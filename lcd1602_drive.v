==> flow/design.v <==
module lcd1602_drive(
	input    wire     			  clk,  
	input    wire     			  rst_n,
	input    wire     			  user_show_flag,   
	input    wire     [15:0] user_addr_data,   
	output   reg             user_ready,       
	output   reg             show_done,        
	output   reg      [7:0]  q_out,
	output   reg             rs_out,
	output   reg             en_out,
	output   wire            rw_out
);
	localparam    State_Idle      =  6'b00_0001;
	localparam    State_init      =  6'b00_0010;
	localparam    State_wait_init =  6'b00_0100;
	localparam    State_Wait_work =  6'b00_1000;
	localparam    State_Work_cmd  =  6'b01_0000;
	localparam    State_Work_data =  6'b10_0000;
	reg   [15:0] user_addr_data_r;
	reg   [5:0]  c_state;
	reg   [5:0]  n_state;
	reg   	       wr_cmd_en;
	reg   [7:0]    wr_cmd;
	wire           wr_cmd_done;
	wire  [7:0]   cmd_q;
	wire          cmd_rs;
	wire          cmd_en;
	reg   	       wr_data_en; 
	reg   [7:0]    wr_data; 
	wire           wr_data_done;
	wire  [7:0]   data_q;
	wire          data_rs;
	wire          data_en;
	reg           init_en;  
	wire          init_done;
	wire          init_cmd_en;
	wire   [7:0]  init_cmd;
	wire          init_cmd_done;
	wire   [7:0]  init_out_q; 
	wire          init_out_rs;
	wire          init_out_en;
	lcd1602_init lcd1602_init_inst(
	.clk                (clk          ),   
	.rst_n              (rst_n        ),
	.init_en            (init_en      ),
	.init_done          (init_done    ),
	.init_cmd_en        (init_cmd_en  ),
	.init_cmd           (init_cmd     ),
	.init_cmd_done      (init_cmd_done)
);
	lcd1602_wr_cmd lcd1602_wr_cmd_inst(
		.clk            (clk        ),    
		.rst_n          (rst_n      ),
		.wr_cmd_en      (wr_cmd_en  ),
		.wr_cmd         (wr_cmd     ),
		.wr_cmd_done    (wr_cmd_done),
		.cmd_q          (cmd_q      ),
		.cmd_rs         (cmd_rs     ),
		.cmd_en         (cmd_en     )
	);
	lcd1602_wr_cmd lcd1602_wr_cmd_inst2(
		.clk            (clk        ),    
		.rst_n          (rst_n      ),
		.wr_cmd_en      (init_cmd_en  ),
		.wr_cmd         (init_cmd     ),
		.wr_cmd_done    (init_cmd_done),
		.cmd_q          (init_out_q      ),
		.cmd_rs         (init_out_rs     ),
		.cmd_en         (init_out_en     )
	);
	lcd1602_wr_data lcd1602_wr_data_inst(
		.clk            (clk        ),    
		.rst_n          (rst_n      ),
		.wr_data_en      (wr_data_en  ),
		.wr_data         (wr_data     ),
		.wr_data_done    (wr_data_done),
		.data_q          (data_q      ),
		.data_rs         (data_rs     ),
		.data_en         (data_en     )
	);
	always@(posedge clk)begin
		if(!rst_n)
			user_addr_data_r<=16'd0;
		else if(user_show_flag)
			user_addr_data_r<=user_addr_data;
		else if(show_done)
			user_addr_data_r<=16'd0;
		else
			user_addr_data_r<=user_addr_data_r;
	end
	assign rw_out = 1'b0;
	always@(posedge clk)begin
		if(!rst_n)
			c_state<=State_Idle;
		else 
			c_state<=n_state;
	end
	always@(*)begin
		case(c_state)
			State_Idle      : n_state = State_init;  
			State_init      : n_state = State_wait_init;
			State_wait_init : n_state = (init_done==1'b1) ? State_Wait_work : State_wait_init;
			State_Wait_work : n_state = (user_show_flag==1'b1) ? State_Work_cmd : State_Wait_work;
			State_Work_cmd  : n_state = (wr_cmd_done==1'b1) ? State_Work_data : State_Work_cmd;
			State_Work_data : n_state = (wr_data_done==1'b1) ? State_wait_init : State_Work_data;
			default : n_state = State_Wait_work;
		endcase
	end
	always@(posedge clk)begin
		if(!rst_n)
			user_ready<=1'b0;
		else if(c_state==State_Idle)
			user_ready<=1'b0;
		else if(c_state==State_Wait_work)
			user_ready<=1'b1;
		else
			user_ready<=user_ready;
	end
	always@(posedge clk)begin
		if(!rst_n)
			show_done<=1'b0;
		else if(c_state==State_Work_data && wr_data_done==1'b1)
			show_done<=1'b1;
		else
			show_done<=1'b0;
	end
	always@(posedge clk)begin
		if(!rst_n)
			init_en<=1'b0;
		else if(c_state==State_init)
			init_en<=1'b1;
		else
			init_en<=1'b0;
	end
	always@(posedge clk)begin
		if(!rst_n)
			begin wr_cmd_en<=1'b0; wr_cmd<=8'd0;end
		else if(c_state==State_Wait_work && user_show_flag==1'b1)
			begin wr_cmd_en<=1'b1; wr_cmd<=user_addr_data[15:8];end
		else
			begin wr_cmd_en<=1'b0; wr_cmd<=8'd0;end
	end
	always@(posedge clk)begin
		if(!rst_n)
			begin wr_data_en<=1'b0; wr_data<=8'd0;end
		else if(c_state==State_Work_cmd && wr_cmd_done==1'b1)
			begin wr_data_en<=1'b1; wr_data<=user_addr_data_r[7:0];end
		else
			begin wr_data_en<=1'b0; wr_data<=8'd0;end
	end
	always@(posedge clk)begin
		if(!rst_n)
			begin q_out<=8'd0;rs_out<=1'b0;en_out<=1'b0;end
		else case(c_state)
			State_Idle      : begin q_out<=8'd0;rs_out<=1'b0;en_out<=1'b0;end
			State_init      : begin q_out<=init_out_q;rs_out<=init_out_rs;en_out<=init_out_en;end
			State_wait_init : begin q_out<=init_out_q;rs_out<=init_out_rs;en_out<=init_out_en;end
			State_Wait_work : begin q_out<=8'd0;rs_out<=1'b0;en_out<=1'b0;end
			State_Work_cmd  : begin q_out<=cmd_q;rs_out<=cmd_rs;en_out<=cmd_en;end
			State_Work_data : begin q_out<=data_q;rs_out<=data_rs;en_out<=data_en;end
			default : begin q_out<=8'd0;rs_out<=1'b0;en_out<=1'b0;end
		endcase
	end
endmodule 
module lcd1602_init(
	input     wire        clk,   
	input     wire        rst_n,
	input     wire        init_en,
	output    reg         init_done,
	output    reg         init_cmd_en,
	output    reg  [7:0]  init_cmd,
	input     wire        init_cmd_done
);
	localparam       T_5ms      =  250_000;
	localparam       State_Idle =  13'b0_0000_0000_0001;
	localparam       Stite_S0   =  13'b0_0000_0000_0010; 
	localparam       Stite_S1   =  13'b0_0000_0000_0100; 
	localparam       Stite_S2   =  13'b0_0000_0000_1000; 
	localparam       Stite_S3   =  13'b0_0000_0001_0000; 
	localparam       Stite_S4   =  13'b0_0000_0010_0000; 
	localparam       Stite_S5   =  13'b0_0000_0100_0000; 
	localparam       Stite_S6   =  13'b0_0000_1000_0000; 
	localparam       Stite_S7   =  13'b0_0001_0000_0000; 
	localparam       Stite_S8   =  13'b0_0010_0000_0000; 
	localparam       Stite_S9   =  13'b0_0100_0000_0000; 
  localparam       Stite_S10  =  13'b0_1000_0000_0000; 
	localparam       Stite_End  =  13'b1_0000_0000_0000;
	reg  [12:0]  c_state;
	reg  [12:0]  n_state;
	reg  [17:0]   cnt1;
	reg  [17:0]   cnt2;
	reg  [17:0]   cnt3;
	always@(posedge clk)begin
		if(!rst_n)
			c_state<=13'd0;
		else
			c_state<=n_state;
	end
	always@(*)begin
		case(c_state)
			State_Idle : n_state = (init_en==1'b1) ? Stite_S0 : State_Idle;
			Stite_S0   : n_state = (init_cmd_done==1'b1) ? Stite_S1 : Stite_S0;
			Stite_S1   : n_state = (cnt1==T_5ms-1) ? Stite_S2 : Stite_S1;
			Stite_S2   : n_state = (init_cmd_done==1'b1) ? Stite_S3 : Stite_S2;
			Stite_S3   : n_state = (cnt2==T_5ms-1) ? Stite_S4 : Stite_S3;
			Stite_S4   : n_state = (init_cmd_done==1'b1) ? Stite_S5 : Stite_S4;
			Stite_S5   : n_state = (cnt3==T_5ms-1) ? Stite_S6 : Stite_S5;
			Stite_S6   : n_state = (init_cmd_done==1'b1) ? Stite_S7 : Stite_S6;
			Stite_S7   : n_state = (init_cmd_done==1'b1) ? Stite_S8 : Stite_S7;
			Stite_S8   : n_state = (init_cmd_done==1'b1) ? Stite_S9 : Stite_S8;
			Stite_S9   : n_state = (init_cmd_done==1'b1) ? Stite_S10 : Stite_S9;
			Stite_S10  : n_state = (init_cmd_done==1'b1) ? Stite_End : Stite_S10;
		  Stite_End  : n_state = State_Idle;
			default   : n_state = State_Idle;
		endcase
	end
	always@(posedge clk)begin
		if(!rst_n)
			cnt1<=18'd0;
		else if(c_state==Stite_S1)
			if(cnt1<T_5ms-1)
				cnt1<=cnt1+1'b1;
			else
				cnt1<=18'd0;
		else
			cnt1<=18'd0;
	end
	always@(posedge clk)begin
		if(!rst_n)
			cnt2<=18'd0;
		else if(c_state==Stite_S3)
			if(cnt2<T_5ms-1)
				cnt2<=cnt2+1'b1;
			else
				cnt2<=18'd0;
		else
			cnt2<=18'd0;
	end
	always@(posedge clk)begin
		if(!rst_n)
			cnt3<=18'd0;
		else if(c_state==Stite_S5)
			if(cnt3<T_5ms-1)
				cnt3<=cnt3+1'b1;
			else
				cnt3<=18'd0;
		else
			cnt3<=18'd0;
	end
	always@(posedge clk)begin
		if(!rst_n)
			init_cmd_en<=1'b0;
		else case(c_state)
			State_Idle : if(init_en==1'b1) init_cmd_en<=1'b1; else init_cmd_en<=1'b0;
			Stite_S0   : init_cmd_en<=1'b0;
			Stite_S1   : if(cnt1==T_5ms-1) init_cmd_en<=1'b1; else init_cmd_en<=1'b0;
			Stite_S2   : init_cmd_en<=1'b0;
			Stite_S3   : if(cnt2==T_5ms-1) init_cmd_en<=1'b1; else init_cmd_en<=1'b0;
			Stite_S4   : init_cmd_en<=1'b0;
			Stite_S5   : if(cnt3==T_5ms-1) init_cmd_en<=1'b1; else init_cmd_en<=1'b0;
			Stite_S6   : if(init_cmd_done==1'b1) init_cmd_en<=1'b1; else init_cmd_en<=1'b0;
			Stite_S7   : if(init_cmd_done==1'b1) init_cmd_en<=1'b1; else init_cmd_en<=1'b0;
			Stite_S8   : if(init_cmd_done==1'b1) init_cmd_en<=1'b1; else init_cmd_en<=1'b0;
			Stite_S9   : if(init_cmd_done==1'b1) init_cmd_en<=1'b1; else init_cmd_en<=1'b0;
			Stite_S10  : init_cmd_en<=1'b0;
		  Stite_End  : init_cmd_en<=1'b0;
			default   : init_cmd_en<=1'b0;
		endcase
	end
	always@(posedge clk)begin
		if(!rst_n)
			init_cmd<=8'd0;
		else case(c_state)
			State_Idle : if(init_en==1'b1) init_cmd<=8'h38; else init_cmd<=8'd0;
			Stite_S0   : init_cmd<=8'd0;
			Stite_S1   : if(cnt1==T_5ms-1) init_cmd<=8'h38; else init_cmd<=8'd0;
			Stite_S2   : init_cmd<=8'd0;
			Stite_S3   : if(cnt2==T_5ms-1) init_cmd<=8'h38; else init_cmd<=8'd0;
			Stite_S4   : init_cmd<=8'd0;
			Stite_S5   : if(cnt3==T_5ms-1) init_cmd<=8'h38; else init_cmd<=8'd0;
			Stite_S6   : if(init_cmd_done==1'b1) init_cmd<=8'h08; else init_cmd<=8'd0;
			Stite_S7   : if(init_cmd_done==1'b1) init_cmd<=8'h01; else init_cmd<=8'd0;
			Stite_S8   : if(init_cmd_done==1'b1) init_cmd<=8'h06; else init_cmd<=8'd0;
			Stite_S9   : if(init_cmd_done==1'b1) init_cmd<=8'h0c; else init_cmd<=8'd0;
			Stite_S10  : init_cmd<=8'd0;
		  Stite_End  : init_cmd<=8'd0;
			default   : init_cmd<=8'd0;
		endcase
	end
	always@(posedge clk)begin
		if(!rst_n)
			init_done<=1'b0;
		else if(c_state==Stite_End)
			init_done<=1'b1;
		else
			init_done<=1'b0;
	end
endmodule
module lcd1602_wr_cmd(
	input     wire          clk,    
	input     wire          rst_n,
	input     wire  	       wr_cmd_en,
	input     wire  [7:0]   wr_cmd,
	output    wire          wr_cmd_done,
	output    reg   [7:0]   cmd_q,
	output    wire          cmd_rs,
	output    reg           cmd_en
);
	parameter    T_2ms  =  100_000;
	reg    [7:0]   wr_cmd_temp;
	reg    [16:0]  cnt;
	assign cmd_rs = 1'b0;
	always@(posedge clk)begin
		if(!rst_n)
			wr_cmd_temp <=8'd0;
		else if(wr_cmd_en)
			wr_cmd_temp<=wr_cmd;
		else if(wr_cmd_done)
			wr_cmd_temp <=8'd0;
		else
			wr_cmd_temp<=wr_cmd_temp;
	end
	always@(posedge clk)begin
		if(!rst_n)
			cnt<=17'd0;
		else if(wr_cmd_en==1'b1)
			cnt<=17'd1;
		else if(0<cnt && cnt<T_2ms-1'b1)
			cnt<=cnt+1'b1;
		else
			cnt<=17'd0;
	end
	always@(posedge clk)begin
		if(!rst_n)
			begin cmd_q<=8'd0;cmd_en<=1'b0;end
		else case(cnt)
			17'd0              : begin cmd_q<=8'd0;cmd_en<=1'b0;end
			17'd9              : begin cmd_q<=wr_cmd_temp;cmd_en<=1'b0;end
			(T_2ms/4)-1'b1     : begin cmd_q<=wr_cmd_temp;cmd_en<=1'b1;end
			(3*(T_2ms/4))-1'b1 : begin cmd_q<=wr_cmd_temp;cmd_en<=1'b0;end
			T_2ms-1'b1     : begin cmd_q<=8'd0;cmd_en<=1'b0;end
			default : begin cmd_q<=cmd_q;cmd_en<=cmd_en;end
		endcase
	end
	assign wr_cmd_done = (cnt==T_2ms-1'b1)?1'b1:1'b0;
endmodule
module lcd1602_wr_data(
	input     wire          clk,    
	input     wire          rst_n,
	input     wire  	       wr_data_en,
	input     wire  [7:0]   wr_data,
	output    wire          wr_data_done,
	output    reg   [7:0]   data_q,
	output    wire          data_rs,
	output    reg           data_en
);
	parameter    T_2ms  =  100_000;
	reg    [7:0]   wr_data_temp;
	reg    [16:0]  cnt;
	assign data_rs = 1'b1;
	always@(posedge clk)begin
		if(!rst_n)
			wr_data_temp <=8'd0;
		else if(wr_data_en)
			wr_data_temp<=wr_data;
		else if(wr_data_done)
			wr_data_temp <=8'd0;
		else
			wr_data_temp<=wr_data_temp;
	end
	always@(posedge clk)begin
		if(!rst_n)
			cnt<=17'd0;
		else if(wr_data_en==1'b1)
			cnt<=17'd1;
		else if(0<cnt && cnt<T_2ms-1'b1)
			cnt<=cnt+1'b1;
		else
			cnt<=17'd0;
	end
	always@(posedge clk)begin
		if(!rst_n)
			begin data_q<=8'd0;data_en<=1'b0;end
		else case(cnt)
			17'd0              : begin data_q<=8'd0;data_en<=1'b0;end
			17'd9              : begin data_q<=wr_data_temp;data_en<=1'b0;end
			(T_2ms/4)-1'b1     : begin data_q<=wr_data_temp;data_en<=1'b1;end
			(3*(T_2ms/4))-1'b1 : begin data_q<=wr_data_temp;data_en<=1'b0;end
			T_2ms-1'b1     : begin data_q<=8'd0;data_en<=1'b0;end
			default : begin data_q<=data_q;data_en<=data_en;end
		endcase
	end
	assign wr_data_done = (cnt==T_2ms-1'b1)?1'b1:1'b0;
endmodule
Step by step through the tools: lcd1602_drive

The steps from the RTL of lcd1602_drive to its reports follow in flow order.
Lines are those of the file above, counted from 1.
Operators: Yosys type, input widths -> output width; for muxes data width and select width s.
Cell names lack the library's common part.
Not given: n/a

Top: lcd1602_drive
Clock: clk
Library: sky130hd
Corner: tt_025C_1v80

Word level

Yosys after proc, flatten, opt, wreduce and memory -nomap, before mapping. Memory bits, and registers merged into a memory's read port (data or address), are not among the register bits. Print and check cells are not counted.

Output and inout port bits: 13
Input bits: 19
Bits in registers: 224
Cells after elaboration: 190

Magnitude comparators: 9
Add/sub/neg operators: 6
Reductions and logical operators: 39
Bitwise logic cells: 4
Equal/unequal tests: 34
Muxes and demuxes: 64

Operators by type and width:

| operator              | number |
| $pmux 13 s12          | 1 |
| $eq 17x17->1 const B  | 6 |
| $mux 8                | 9 |
| $pmux 8 s8            | 1 |
| $add 18x1->18 const B | 3 |
| $lt 18x18->1 const B  | 3 |
| $eq 18x18->1 const B  | 3 |
| $lt 1x17->1 const A   | 3 |
| $add 17x1->17 const B | 3 |
| $eq 17x15->1 const B  | 3 |
| $lt 17x17->1 const B  | 3 |
| $eq 17x4->1 const B   | 3 |
| $logic_not 17->1      | 3 |
| $pmux 8 s2            | 3 |
| $mux 6                | 7 |
| $pmux 6 s6            | 1 |
| $pmux 8 s3            | 1 |
| $mux 1                | 21 |
| $reduce_bool 2->1     | 10 |
| $reduce_or 3->1       | 6 |
| $reduce_or 4->1       | 4 |
| $mux 4                | 4 |
| $eq 13x1->1 const B   | 1 |
| $eq 13x10->1 const B  | 1 |
| $eq 13x11->1 const B  | 1 |
| $eq 13x12->1 const B  | 1 |
| $eq 13x13->1 const B  | 1 |
| $eq 13x2->1 const B   | 1 |

Not listed: further kinds 30, cells in them 49.

Longest topological paths

Depth = most cells in a row (Yosys ltp): at word level without a register or memory, in the mapped netlist without a sequential cell, where the memories' decode and read muxes count.

Word-level depth: 4
ABC_AREA: 0
Gate-level depth with buffers: 8
Gate-level depth less buffers: 6

After synthesis

The flow's flattened synthesis, as Yosys stat reports it; memories are mapped. The netlist is that of the ABC_AREA named above (0 if unset); the other value can give another one.
The area totals of this step are shown rounded.

Cell types:

| cell     | number | total area (µm²) |
| dfxtp_1  | 215    | 4.3E+03 |
| nor2_1   | 179    | 671.894 |
| xnor2_1  | 45     | 394.128 |
| xor2_1   | 45     | 394.128 |
| nand2_1  | 94     | 352.838 |
| nand3_1  | 57     | 285.274 |
| a21oi_1  | 46     | 230.221 |
| nand4_1  | 34     | 212.704 |
| ha_1     | 12     | 150.144 |
| nor3_1   | 29     | 145.139 |
| and2_1   | 21     | 131.376 |
| clkbuf_1 | 33     | 123.869 |
| and3_1   | 19     | 118.864 |
| o21ai_0  | 22     | 110.106 |
| inv_1    | 26     | 97.594 |
| and4_1   | 11     | 96.342 |
| a22oi_1  | 12     | 90.086 |
| mux2i_1  | 9      | 90.086 |

Not listed: further types 46, cells in them 119.

Flip-flop cells: 215
Synthesis area: 8910 µm²
Area of sequential cells: 4300 µm²
Buffer cells: 47
Cell count: 1028

By module: a second synthesis without flattening, with its own total; a netlist apart from the flattened one above.

Cells (unflattened synthesis): 1083
Area total of the unflattened synthesis: 10000 µm²

Rows give one instance, submodules left out.

Modules:

| module          | area (µm²) | seq. area (µm²) | cells | instances |
| lcd1602_init    | 3520       | 1500            | 373   | 1 |
| lcd1602_wr_cmd  | 1650       | 681             | 184   | 2 |
| lcd1602_wr_data | 1750       | 681             | 205   | 1 |
| lcd1602_drive   | 1460       | 901             | 137   | 1 |

Timing after synthesis

OpenSTA on the mapped netlist: ideal clock, no wires. The path of least setup slack (recovery checks aside). Input and output delay are each 20% of the period. Register names are those of the netlist, which keeps one name where synthesis merged equal registers.

Path kind: register -> register
Start point: register lcd1602_wr_data_inst.cnt[0]
End point: register lcd1602_wr_data_inst.data_q[0]
Delay of the path: 1.982 ns
Time at the first pin: 0.000 ns
Stages on the path: 8
Data arrival time: 1.853 ns
Setup time: 0.129 ns
Buffers on the path: 1
Clock period: 3.06 ns
Slack: 1.077 ns
Required time: 2.931 ns
Synthesis period reached: 1.983 ns

"delay of the path" is the arrival time less input delay plus setup time.
"stages on the path" counts driving pins, that of a launching flip-flop among them; a cell with two outputs on the path counts twice.
"synthesis period reached" is the clock period less the worst setup slack; recovery checks do not enter. This is arithmetic on one report: input and output delays are still those of the set period (20% each).
The rows between start and end are the longest chain of elaborated cells between them; the timing report does not say that the signal goes this way. Where chains are equally long, one stands for them.
Each line given opens the expression or statement behind the cell; cells for indexed reads and writes are added by Yosys, which also makes memories of some case tables.
At most two assigning lines are given for a register; there are more.

Cell sequence: dfxtp_1 ha_1 nand3_1 or3_1 or4_1 buf_1 nand3_1 a21oi_1
Length of the longest elaborated chain: 3
Elaborated cells between the ends (all ways): 9
Classes of those cells: eq/ne (4); mux (1); reduce/logical (4)

Ends and longest elaborated chain, post-synthesis:

| item               | RTL line | text |
| start: declaration | 359      | `reg [16:0] cnt;` |
| start: assignment  | 373      | `cnt<=17'd0;` |
| start: assignment  | 377      | `cnt<=cnt+1'b1;` |
| $logic_not 17->1   | 384      | `else case(cnt)` |
| $reduce_or 2->1    | n/a      |  |
| $pmux 8 s2         | 384      |  |
| end: assignment    | 383      | `begin data_q<=8'd0;data_en<=1'b0;end` |
| end: assignment    | 390      | `default : begin data_q<=data_q;data_en<=data_en;end` |
| end: declaration   | 353      | `output reg [7:0] data_q,` |

Worst path after layout

Path of least setup slack in the final report of entry A (OpenROAD, finished layout, wires in). Where an end is a register, its clock arrival counts in the times.

Path kind: input -> register
Start point: input rst_n
End point: register lcd1602_wr_data_inst.data_q[1]
Time at the first pin: 0.60 ns
Required time: 3.43 ns
Data arrival time: 3.24 ns
Stages on the path: 5
Clock period: 3.0 ns
Setup time: 0.08 ns
Input delay: 0.60 ns
Buffers on the path: 3
Slack: 0.19 ns

At most two assigning lines are given for a register; there are more.

Cell sequence: clkdlybuf4s50_1 clkbuf_1 clkbuf_1 nand3_1 a21oi_1

Ends and longest elaborated chain, after layout:

| item               | RTL line | text |
| start: declaration | 3        | `input wire rst_n,` |
| end: assignment    | 383      | `begin data_q<=8'd0;data_en<=1'b0;end` |
| end: assignment    | 390      | `default : begin data_q<=data_q;data_en<=data_en;end` |
| end: declaration   | 353      | `output reg [7:0] data_q,` |

Chain of elaborated cells between the ends: none given.

==> runs of lcd1602_drive <==
2 stored runs of lcd1602_drive in the flow (synthesis by Yosys, layout by OpenROAD, sky130hd cells), in arbitrary order. Constraints: input delay and output delay 20% of the set period each, output load 0.01 pF.
"clock period achieved" = clock period - worst setup slack. The figure is calculated, with input and output delays left at 20% of the set period.
"time of the worst setup path" is the time allowed to the run's worst setup path (the clock period less input and output delay, where it has them) less its slack. Clock arrival times count: a late capture clock shortens it, a late launch clock lengthens it.
"overall power" is the tool's figure for a default switching activity; nothing was simulated.
Values from the reports are rounded here.

## Entry A

==> flow/run.sh <==
#!/bin/bash
# the make line also repeats the synthesis and layout settings of config.mk as NAME=value (left out here)
make -C /OpenROAD-flow-scripts/flow DESIGN_CONFIG=/design/flow/config.mk WORK_HOME=/design/flow/orfs CLKGATE_MAP_FILE= finish
==> flow/config.mk <==
export PLATFORM = sky130hd
export DESIGN_NAME = lcd1602_drive
export DESIGN_NICKNAME = lcd1602_drive
export VERILOG_FILES = /design/flow/design.v
export SDC_FILE = /design/flow/constraint.sdc
export NUM_CORES = 4
export LEC_CHECK = 0
export CAP_MARGIN = 5
export CORE_MARGIN = 4
export CORE_UTILIZATION = 57
export GPL_TIMING_DRIVEN = 0
export MIN_ROUTING_LAYER = met2
export PLACE_DENSITY_LB_ADDON = 0.06
export SLEW_MARGIN = 0
==> flow/constraint.sdc <==
create_clock -name core_clock -period 3.0 [get_ports {clk}]
set_input_delay 0.6000 -clock core_clock [delete_from_list [all_inputs] [get_ports {clk}]]
set_output_delay 0.6000 -clock core_clock [all_outputs]
set_load 0.01 [all_outputs]

| result of entry A | value |
|---|---|
| chip area after synthesis (Yosys) | 8910 µm² |
| area of the die | 17700 µm² |
| standard-cell area after layout | 10300 µm² |
| utilization of the finished layout | 67.2 % |
| setup slack of the worst path | 0.188 ns |
| setup TNS | 0.000 ns |
| smallest hold slack | 0.444 ns |
| overall power | 5890 µW |
| clock period achieved | 2.812 ns |
| time of the worst setup path | 2.21 ns |
| critical path kind | input -> register |

## Entry B

==> flow/run.sh <==
#!/bin/bash
# the make line also repeats the synthesis and layout settings of config.mk as NAME=value (left out here)
make -C /OpenROAD-flow-scripts/flow DESIGN_CONFIG=/design/flow/config.mk WORK_HOME=/design/flow/orfs CLKGATE_MAP_FILE= finish
==> flow/config.mk <==
export PLATFORM = sky130hd
export DESIGN_NAME = lcd1602_drive
export DESIGN_NICKNAME = lcd1602_drive
export VERILOG_FILES = /design/flow/design.v
export SDC_FILE = /design/flow/constraint.sdc
export NUM_CORES = 4
export LEC_CHECK = 0
export ABC_AREA = 0
export CAP_MARGIN = 20
export CELL_PAD_IN_SITES_DETAIL_PLACEMENT = 1
export CORE_MARGIN = 3
export CORE_UTILIZATION = 56
export CTS_CLUSTER_DIAMETER = 385
export GPL_TIMING_DRIVEN = 0
export HOLD_SLACK_MARGIN = -0.05
export PLACE_DENSITY = 0.54
export SETUP_SLACK_MARGIN = 0.25
export SLEW_MARGIN = 20
==> flow/constraint.sdc <==
create_clock -name core_clock -period 1.56 [get_ports {clk}]
set_input_delay 0.3120 -clock core_clock [delete_from_list [all_inputs] [get_ports {clk}]]
set_output_delay 0.3120 -clock core_clock [all_outputs]
set_load 0.01 [all_outputs]

Entry B: unfinished; error DPL-0033 in clock tree synthesis
